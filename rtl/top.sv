==> flow/design.v <==
module link_monitor #(
    parameter int FAILS_TO_DOWN = 4,   
    parameter int PASSES_TO_UP = 8     
)(
    input  logic        clk,
    input  logic        rst_n,
    input  logic        valid,         
    input  logic        crc_fail,      
    output logic        link_up,       
    output logic [31:0] total_frames,
    output logic [31:0] total_crc_fails,
    output logic [31:0] consec_fails,
    output logic [31:0] consec_passes
);
    always_ff @(posedge clk or negedge rst_n) begin
        if (!rst_n) begin
            link_up          <= 1'b1;
            total_frames     <= 32'd0;
            total_crc_fails  <= 32'd0;
            consec_fails     <= 32'd0;
            consec_passes    <= 32'd0;
        end else if (valid) begin
            total_frames <= total_frames + 32'd1;
            if (crc_fail) begin
                total_crc_fails <= total_crc_fails + 32'd1;
                consec_fails    <= consec_fails + 32'd1;
                consec_passes   <= 32'd0;
                if (link_up && ((consec_fails + 32'd1) >= FAILS_TO_DOWN)) begin
                    link_up <= 1'b0;
                end
            end else begin
                consec_passes <= consec_passes + 32'd1;
                consec_fails  <= 32'd0;
                if (!link_up && ((consec_passes + 32'd1) >= PASSES_TO_UP)) begin
                    link_up <= 1'b1;
                end
            end
        end
    end
endmodule
module top #(
    parameter int FAILS_TO_DOWN = 4,
    parameter int PASSES_TO_UP = 8
)(
    input  logic        clk,
    input  logic        rst_n,
    input  logic        valid,
    input  logic        crc_fail,
    output logic        link_up,
    output logic [31:0] total_frames,
    output logic [31:0] total_crc_fails,
    output logic [31:0] consec_fails,
    output logic [31:0] consec_passes
);
    link_monitor #(
        .FAILS_TO_DOWN(FAILS_TO_DOWN),
        .PASSES_TO_UP(PASSES_TO_UP)
    ) dut (
        .clk(clk),
        .rst_n(rst_n),
        .valid(valid),
        .crc_fail(crc_fail),
        .link_up(link_up),
        .total_frames(total_frames),
        .total_crc_fails(total_crc_fails),
        .consec_fails(consec_fails),
        .consec_passes(consec_passes)
    );
endmodule
Tool chain data of top
What the tools print for top, step after step. Line numbers count from 1 in the design file above. Library cell names are shortened. The mark -- stands for no value.

Top: top. Clock: clk. Cell library: sky130hd. Corner: tt_025C_1v80.

Elaborated design
Counts by Yosys on the flattened word-level netlist (proc, flatten, opt, wreduce; memories kept). Register bits leave out memories and registers merged into their read ports (data or address). Print and check cells are left out. Cells with the same type and inputs are merged into one.

For cells after elaboration the number is 23. For input bits the number is 4. Under register bits after elaboration stands 129.

The entry for eq/ne operators reads 1. The entry for reduce/logical cells reads 6. Muxes and demuxes: 5. The figure for add/subtract/negate cells is 4. Under magnitude comparators stands 2.

Operators with widths (count): 32-bit by 1-bit adder with 32-bit output with constant B (4); 32-bit 2-to-1 mux (2); 32-bit by 3-bit greater-or-equal comparator with 1-bit output with constant B (1); 32-bit by 4-bit greater-or-equal comparator with 1-bit output with constant B (1); 3-bit AND reduction (1); 1-bit 2-to-1 mux (3); 1-bit logical AND (2); 2-bit by 1-bit inequality test with 1-bit output with constant B (1); 2-bit AND reduction (1); 2-bit nonzero test (1); 1-bit logical NOT (1).

Depth
Longest topological path by Yosys (ltp), each cell counted once; first at word level (registers and memories cut), then after technology mapping (sequential cells cut; the memories' decode and read muxes count).

For depth after elaboration the number is 5. For ABC_AREA the number is 0. Gate-level depth with buffers: 9.

Mapped cells and area
Yosys stat after the flow's synthesis: flattened, memories mapped to cells. It holds for the ABC_AREA given above (unset counts as 0); a run with the other value may have another netlist.

The figure for synthesis area is 7329.5 sq um. The entry for mapped cells reads 820. The figure for flip-flop cells is 129.

Cell types: dfrtp_1 (count 128, area in all 3.2E+03 sq um); xnor2_1 (count 43, area in all 376.611 sq um); nand2_1 (count 77, area in all 289.027 sq um); nor2_1 (count 70, area in all 262.752 sq um); xor2_1 (count 28, area in all 245.235 sq um); nand3_1 (count 46, area in all 230.221 sq um); nor3_1 (count 46, area in all 230.221 sq um); o2bb2ai_1 (count 22, area in all 192.685 sq um); mux2i_1 (count 19, area in all 190.182 sq um); o21ai_0 (count 37, area in all 185.178 sq um); a21oi_1 (count 31, area in all 155.149 sq um); nand4_1 (count 24, area in all 150.144 sq um); inv_1 (count 38, area in all 142.637 sq um); and3_1 (count 22, area in all 137.632 sq um); nor4_1 (count 22, area in all 137.632 sq um); o22ai_1 (count 22, area in all 137.632 sq um); clkbuf_1 (count 33, area in all 123.869 sq um); a31oi_1 (count 12, area in all 75.072 sq um).

Other cell types: 52; their cells: 100. By module: a second synthesis without flattening, with its own total; a netlist apart from the flattened one above.

For cell total of the unflattened synthesis the number is 812. Under area (unflattened synthesis) stands 7284.5 sq um.

Rows give one instance, submodules left out.

By module: link_monitor (area 7284.5 sq um, cells 812, instances 1); top (area 0.0 sq um, cells 0, instances 1).

Worst setup path after synthesis
OpenSTA on the mapped netlist: ideal clock, no wires. The path of least setup slack (recovery checks aside). Input and output delay are each 20% of the period. Register names are those of the netlist, which keeps one name where synthesis merged equal registers.

Path type: reg2reg. From: register dut.consec_passes[5]. To: register dut.link_up. Under data arrival time stands 2.552 ns. For data required time the number is 3.451 ns. The figure for delay of the path is 2.631 ns. The figure for slack is 0.899 ns. The entry for stages on the path reads 9. The entry for time at the first pin reads 0.000 ns. Under clock period stands 3.53 ns. The entry for setup time reads 0.079 ns. Under period reached after synthesis stands 2.631 ns.

"delay of the path" = arrival - input delay + setup time. "stages on the path" counts driving pins, that of a launching flip-flop among them; a cell with two outputs on the path counts twice. "period reached after synthesis" = period - worst setup slack (recovery checks aside). The figure is calculated, with input and output delays left at 20% of the set period. Between the ends stands the longest chain of elaborated cells between them, by number of cells; it is not shown to be the way that was timed. Of several equally long chains one is given. Each line given opens the expression or statement behind the cell; cells for indexed reads and writes are added by Yosys, which also makes memories of some case tables. At most two assigning lines are given for a register; there are more.

Cells stage by stage: dfrtp_1 clkbuf_2 nand3_1 or4_4 o31a_1 or4_4 nor4b_2 a31oi_1 a41o_1. Under length of the longest elaborated chain stands 5.

Ends and longest elaborated chain, after synthesis: start: declaration (RTL line 13) `output logic [31:0] consec_passes`; start: assignment (RTL line 21) `consec_passes    <= 32'd0;`; start: assignment (RTL line 32) `consec_passes <= consec_passes + 32'd1;`; 32-bit by 1-bit adder with 32-bit output (RTL line 34) `if (!link_up && ((consec_passes + 32'd1) >= PASSES_TO_UP)) begin`; 32-bit by 4-bit greater-or-equal comparator with 1-bit output (RTL line 34); 1-bit logical AND (RTL line 34); 1-bit 2-to-1 mux (RTL line 34); 1-bit 2-to-1 mux (RTL line 24) `if (crc_fail) begin`; end: assignment (RTL line 17) `link_up          <= 1'b1;`; end: assignment (RTL line 29) `link_up <= 1'b0;`; end: declaration (RTL line 9) `output logic        link_up,`.

Timing after layout
From the final timing report of run A: the path of least setup slack in the routed layout; clock arrival at registers is part of the times.

Path type: reg2reg. From: register dut.consec_passes[0]. To: register dut.link_up. Under clock period stands 3.3 ns. The entry for time at the first pin reads 0.43 ns. Under data arrival time stands 3.35 ns. For data required time the number is 3.66 ns. The entry for stages on the path reads 9. The entry for setup time reads 0.07 ns. The figure for slack is 0.31 ns.

Between the ends stands the longest chain of elaborated cells between them, by number of cells; it is not shown to be the way that was timed. Of several equally long chains one is given. At most two assigning lines are given for a register; there are more.

Cells stage by stage: dfrtp_1 ha_1 nand3_1 or4_1 o41ai_1 and3b_1 nor4b_2 a31oi_1 a41o_1. Under length of the longest elaborated chain stands 5.

Ends and longest elaborated chain, post-layout: start: declaration (RTL line 13) `output logic [31:0] consec_passes`; start: assignment (RTL line 21) `consec_passes    <= 32'd0;`; start: assignment (RTL line 32) `consec_passes <= consec_passes + 32'd1;`; 32-bit by 1-bit adder with 32-bit output (RTL line 34) `if (!link_up && ((consec_passes + 32'd1) >= PASSES_TO_UP)) begin`; 32-bit by 4-bit greater-or-equal comparator with 1-bit output (RTL line 34); 1-bit logical AND (RTL line 34); 1-bit 2-to-1 mux (RTL line 34); 1-bit 2-to-1 mux (RTL line 24) `if (crc_fail) begin`; end: assignment (RTL line 17) `link_up          <= 1'b1;`; end: assignment (RTL line 29) `link_up <= 1'b0;`; end: declaration (RTL line 9) `output logic        link_up,`.

Stored flow runs of top (2 of them; Yosys, OpenROAD, sky130hd). They differ in their settings and are not a sequence. Constraints: input delay and output delay 20% of the set period each, output load 0.01 pF. By "clock period reached" is meant the clock period of the run minus its worst setup slack. This is arithmetic on one report: input and output delays are still those of the set period (20% each). "critical path time" = time allowed to the worst setup path (clock period - input delay - output delay, where it has them) - its slack; a late launch clock adds to it, a late capture clock takes from it. By "total design power" is meant OpenSTA's value without simulated activity: inputs other than the clock are taken to toggle once in ten clock periods, and the tool carries that through the logic.

Run A has these settings: period_ns 3.3; CORE_UTILIZATION 62; SETUP_SLACK_MARGIN -0.09; PLACE_DENSITY_LB_ADDON 0.18; CELL_PAD_IN_SITES_GLOBAL_PLACEMENT 0; CTS_CLUSTER_SIZE 28; CAP_MARGIN 20; CORE_MARGIN 2; SLEW_MARGIN 20. The chip area in the Yosys report stands at 7329.5 sq um. The clock period reached reads 2.992 ns. For the total design power the run shows 5.186 mW. The measured post-route setup TNS is 0.000 ns. The worst setup slack after layout stands at 0.308 ns. The overall die area comes to 12708.1 sq um. The area of the standard cells in the finished layout comes to 9359.0 sq um. For the utilization the run shows 81.6%. For the critical path time the run shows 2.99 ns. Worst path kind: reg2reg.

Run B has these settings: period_ns 2.6; CORE_UTILIZATION 59; PLACE_DENSITY_LB_ADDON 0.0; CORE_ASPECT_RATIO 1.02; CORE_MARGIN 7; CELL_PAD_IN_SITES_GLOBAL_PLACEMENT 1; ABC_AREA 0; GPL_ROUTABILITY_DRIVEN 0; CTS_CLUSTER_SIZE 67; CTS_CLUSTER_DIAMETER 190; SLEW_MARGIN 30; CAP_MARGIN 20. Outcome: no results, placement failed with FLW-0024.
